==> flow/design.v <==
`timescale 1ns / 1ps
module fetch(
input clk,
input rst,
input ex_mem_pc_src,
input [31:0] ex_mem_npc,
output [31:0] if_id_instr,
output [31:0] if_id_npc
);
    wire [31:0] pc_out, pc_mux, next_pc, instr_data;
    mux m0(
            .clk   (clk),
            .rst   (rst),
            .y       (pc_mux),
            .a_true  (ex_mem_npc),  
            .b_false (next_pc),     
            .sel     (ex_mem_pc_src)
          );
    pc pc0(
            .clk   (clk),
            .rst   (rst),
            .pc_in  (pc_mux),
            .pc_out (pc_out)
          );
    incrementer in0(
                    .clk   (clk),
                    .rst   (rst),
                    .pcin  (pc_out),
                    .pcout (next_pc)
                   );
    instrMem inMem0(
                    .clk  (clk),
                    .rst  (rst),
                    .addr (pc_out),
                    .data (instr_data)
                   );
    ifIdLatch ifIdLatch0(
                         .clk       (clk),
                         .rst       (rst),
                         .pc_in     (next_pc),      
                         .instr_in  (instr_data),
                         .pc_out    (if_id_npc),
                         .instr_out (if_id_instr)
                        );
endmodule
`timescale 1ns / 1ps
module ifIdLatch(
                input clk,
                input rst,
                input [31:0] pc_in,
                input [31:0] instr_in,
                output reg [31:0] pc_out,
                output reg [31:0] instr_out
                );
                always @(posedge clk) begin
                    if (rst) begin
                        pc_out    <= 32'd0;
                        instr_out <= 32'd0;
                    end else begin
                        pc_out    <= pc_in;
                        instr_out <= instr_in;
                    end
                end
endmodule
`timescale 1ns / 1ps
module incrementer(
                    input clk,
                    input rst,
                    input [31:0] pcin,
                    output [31:0] pcout
                );
                assign pcout = pcin + 32'd1;
endmodule
`timescale 1ns / 1ps
module instrMem(
                input clk,
                input rst,
                input [31:0] addr,
                output [31:0] data
                );
                reg [31:0] mem [0:255];  
                integer i;
                initial begin
                    mem[0] = 32'hA00000AA;
                    mem[1] = 32'h10000011;
                    mem[2] = 32'h20000022;
                    mem[3] = 32'h30000033;
                    mem[4] = 32'h40000044;
                    mem[5] = 32'h50000055;
                    mem[6] = 32'h60000066;
                    mem[7] = 32'h70000077;
                    mem[8] = 32'h80000088;
                    mem[9] = 32'h90000099;
                    for(i = 10; i < 256; i=i+1)
                        mem[i] = 32'h0000_0000;
              end
              assign data = mem[addr[31:0]];
endmodule
`timescale 1ns / 1ps
module mux(
           input clk,
           input rst,
           output [31:0] y,
           input [31:0] a_true,
           input [31:0] b_false,
           input sel
    );
           assign y = sel ? a_true : b_false;
endmodule
`timescale 1ns / 1ps
module pc(
            input clk,
            input rst,
            input [31:0] pc_in,
            output reg [31:0] pc_out
        );
        always @(posedge clk) begin
            if (rst) begin
                    pc_out <= 32'd0;
                end else begin
                    pc_out <= pc_in;
            end
         end
endmodule
# == Step by step through the tools: fetch ==
# Tool output for the design above, in the order of the flow.
# Line numbers count from 1 in the design file above.
# Operators: Yosys type, input widths -> output width; for muxes data width and select width s.
# Cell names lack the library's common part.
# Not given: -
# inputs
top_module,fetch
clk_port,clk
lib,sky130hd
corner,tt_025C_1v80

# == Elaborated design ==
# Source: Yosys, flattened and elaborated, memories not mapped. Widths are those after wreduce; folded enables and synchronous resets count as part of the registers. Registers that Yosys merges into a memory's read port (data or address) are not register bits. Print and check cells do not count. Equal cells are merged and count once.
# Memory sizes are those after Yosys's memory passes, which may raise the word count (mostly to a power of two), join words into wider ones and drop unused or constant bits.
# classes
addsub,1
n_mux,1
# ops
cell,n
$add 32x1->32 const B,1
$mux 32,1
# word_totals
clocked_rd_ports_x_width,12
out_inout_bits,64
reg_bits,96
memories,1
rom_bits,3072
elab_cells,6
in_bits,35
# mem_list
memory,size,width,read_ports,wr,line,source
inMem0.mem,256,12,1,0,81,reg [31:0] mem [0:255];

# == Depth ==
# Yosys ltp: most cells in a row. Word level: on the elaborated netlist, between registers, memories and ports. Mapped: between sequential cells and ports; inverters and the memories' decode and read muxes count.
# depth
word_depth,2
ABC_AREA,0
mapped_depth,7
ltp_nobuf,5

# == Synthesis result ==
# Yosys stat after the flow's synthesis: flattened, memories mapped to cells. It holds for the ABC_AREA given above (unset counts as 0); a run with the other value may have another netlist.
# types
cell,n,area_total_um2
dfxtp_1,68,1.36E+03
buf_4,30,225.216
nor2_1,51,191.434
a311oi_1,11,96.342
nand3_1,18,90.086
xnor2_1,10,87.584
a211oi_1,10,75.072
a21oi_1,15,75.072
or4_1,10,75.072
o21ai_0,12,60.058
clkbuf_1,15,56.304
o31ai_1,7,52.55
mux2i_1,5,50.048
nand4_1,8,50.048
nor3_1,9,45.043
or3_1,7,43.792
ha_1,3,37.536
nand2_1,10,37.536
# Other cell types: 25; their cells: 55.
# mapped
area_um2,3118.0
ff_cells,68
stdcells,354
buffers,49
# By module: a second synthesis without flattening, with its own total; a netlist apart from the flattened one above.
# unflattened
cells_unflattened,363
hier_area_um2,4265.3
# Each row is one instance without its submodules.
# by_module
module,seq_area_um2,cells,mod_area_um2,instances
ifIdLatch,1281.2,135,1918.1,1
pc,640.6,67,863.3,1
incrementer,0.0,87,636.9,1
mux,0.0,36,544.3,1
instrMem,0.0,38,302.8,1
fetch,0.0,0,0.0,1

# == Worst setup path after synthesis ==
# OpenSTA on the mapped netlist: ideal clock, no wires. The path of least setup slack (recovery checks aside). Input and output delay are each 20% of the period. Register names are those of the netlist, which keeps one name where synthesis merged equal registers.
# synth_timing
path_type,register -> register
from,reg pc0.pc_out[0]
to,reg pc0.pc_out[22]
slack_ns,0.082
delay_ns,2.258
required_time_ns,2.249
driving_pins,7
n_path_buf,1
t_arrival_ns,2.167
t_first_pin_ns,0.000
tclk_ns,2.34
period_less_setup_slack_ns,2.258
# "delay_ns" is the arrival time less input delay plus setup time.
# "driving_pins" counts driving pins, that of a launching flip-flop among them; a cell with two outputs on the path counts twice.
# "period_less_setup_slack_ns" = period - worst setup slack (recovery checks aside). The figure is calculated, with input and output delays left at 20% of the set period.
# Between the ends stands the longest chain of elaborated cells between them, by number of cells; it is not shown to be the way that was timed. Of several equally long chains one is given.
# Each line given opens the expression or statement behind the cell; cells for indexed reads and writes are added by Yosys, which also makes memories of some case tables.
# synth_between
cell_sequence,dfxtp_1 > ha_1 > nand3_1 > or4_1 > buf_2 > or4_1 > a311oi_1
elab_chain_cells,2
cone_cells,2
cone_lines,2
# synth_lines
element,line,source
"start, declared",115,output reg [31:0] pc_out
"start, assigned",119,pc_out <= 32'd0;
"start, assigned",121,pc_out <= pc_in;
$add 32x1->32,72,assign pcout = pcin + 32'd1;
$mux 32,108,assign y = sel ? a_true : b_false;
"end, assigned",119,
"end, assigned",121,
"end, declared",115,

# == Worst path after layout ==
# Path of least setup slack in the final report of job 2 (OpenROAD, finished layout, wires in). Where an end is a register, its clock arrival counts in the times.
# layout_timing
path_type,register -> register
from,reg pc0.pc_out[8]
to,reg pc0.pc_out[20]
t_first_pin_ns,0.34
n_path_buf,1
driving_pins,6
t_arrival_ns,2.30
required_time_ns,2.63
tclk_ns,2.38
slack_ns,0.32
# Between the ends stands the longest chain of elaborated cells between them, by number of cells; it is not shown to be the way that was timed. Of several equally long chains one is given.
# layout_between
cell_sequence,dfxtp_4 > nand4_4 > buf_6 > or4_4 > or4_4 > a311oi_2
elab_chain_cells,2
cone_cells,2
cone_lines,2
# layout_lines
element,line,source
"start, declared",115,output reg [31:0] pc_out
"start, assigned",119,pc_out <= 32'd0;
"start, assigned",121,pc_out <= pc_in;
$add 32x1->32,72,assign pcout = pcin + 32'd1;
$mux 32,108,assign y = sel ? a_true : b_false;
"end, assigned",119,
"end, assigned",121,
"end, declared",115,

# Settings and measured results of 2 stored flow runs for module fetch (sky130hd), not sorted in any way. The constraints put input and output delay at 20% of the set period each and load the outputs with 0.01 pF.
# "period_less_ws_ns" means the clock period less the worst setup slack. The figure is calculated, with input and output delays left at 20% of the set period.
# "worst_path_ns": the worst setup path's part of the clock period (all of it between registers, 20% less for each end at a port) less its slack. A launch clock that arrives late makes it longer, a capture clock that arrives late makes it shorter.
# "final_power_uw" rests on the timing tool's default activity at the inputs, not on a simulated workload.
# A setting shown as -- is not set for that run.
# A result given as -- is not shown for that run.
run,period_ns,CORE_UTILIZATION,PLACE_DENSITY,CELL_PAD_IN_SITES_GLOBAL_PLACEMENT,CELL_PAD_IN_SITES_DETAIL_PLACEMENT,ABC_AREA,GPL_TIMING_DRIVEN,CTS_CLUSTER_DIAMETER,MAX_ROUTING_LAYER,CAP_MARGIN,CORE_MARGIN,SLEW_MARGIN,SETUP_SLACK_MARGIN,PLACE_DENSITY_LB_ADDON,TNS_END_PERCENT,die_footprint_um2,worst_setup_slack_ns,final_power_uw,final_setup_tns_ns,period_less_ws_ns,worst_path_ns,worst_setup_path_type,fin_util_pct,hold_worst_slack_ns,post_route_stdcell_area_um2,yosys.chip_area_um2
job 1,2.71,55,0.69,3,0,0,1,385,met4,20,2,20,--,--,--,--,--,--,--,--,--,--,--,--,--,--
job 2,2.38,36,--,2,--,0,--,--,met4,20,2,35,0.62,0.22,25,9421.6,0.324,2488,0.000,2.056,2.06,register -> register,54.9,0.526,4559.4,3118.0
# Job 1: no final report: placement broke off with GPL-0301
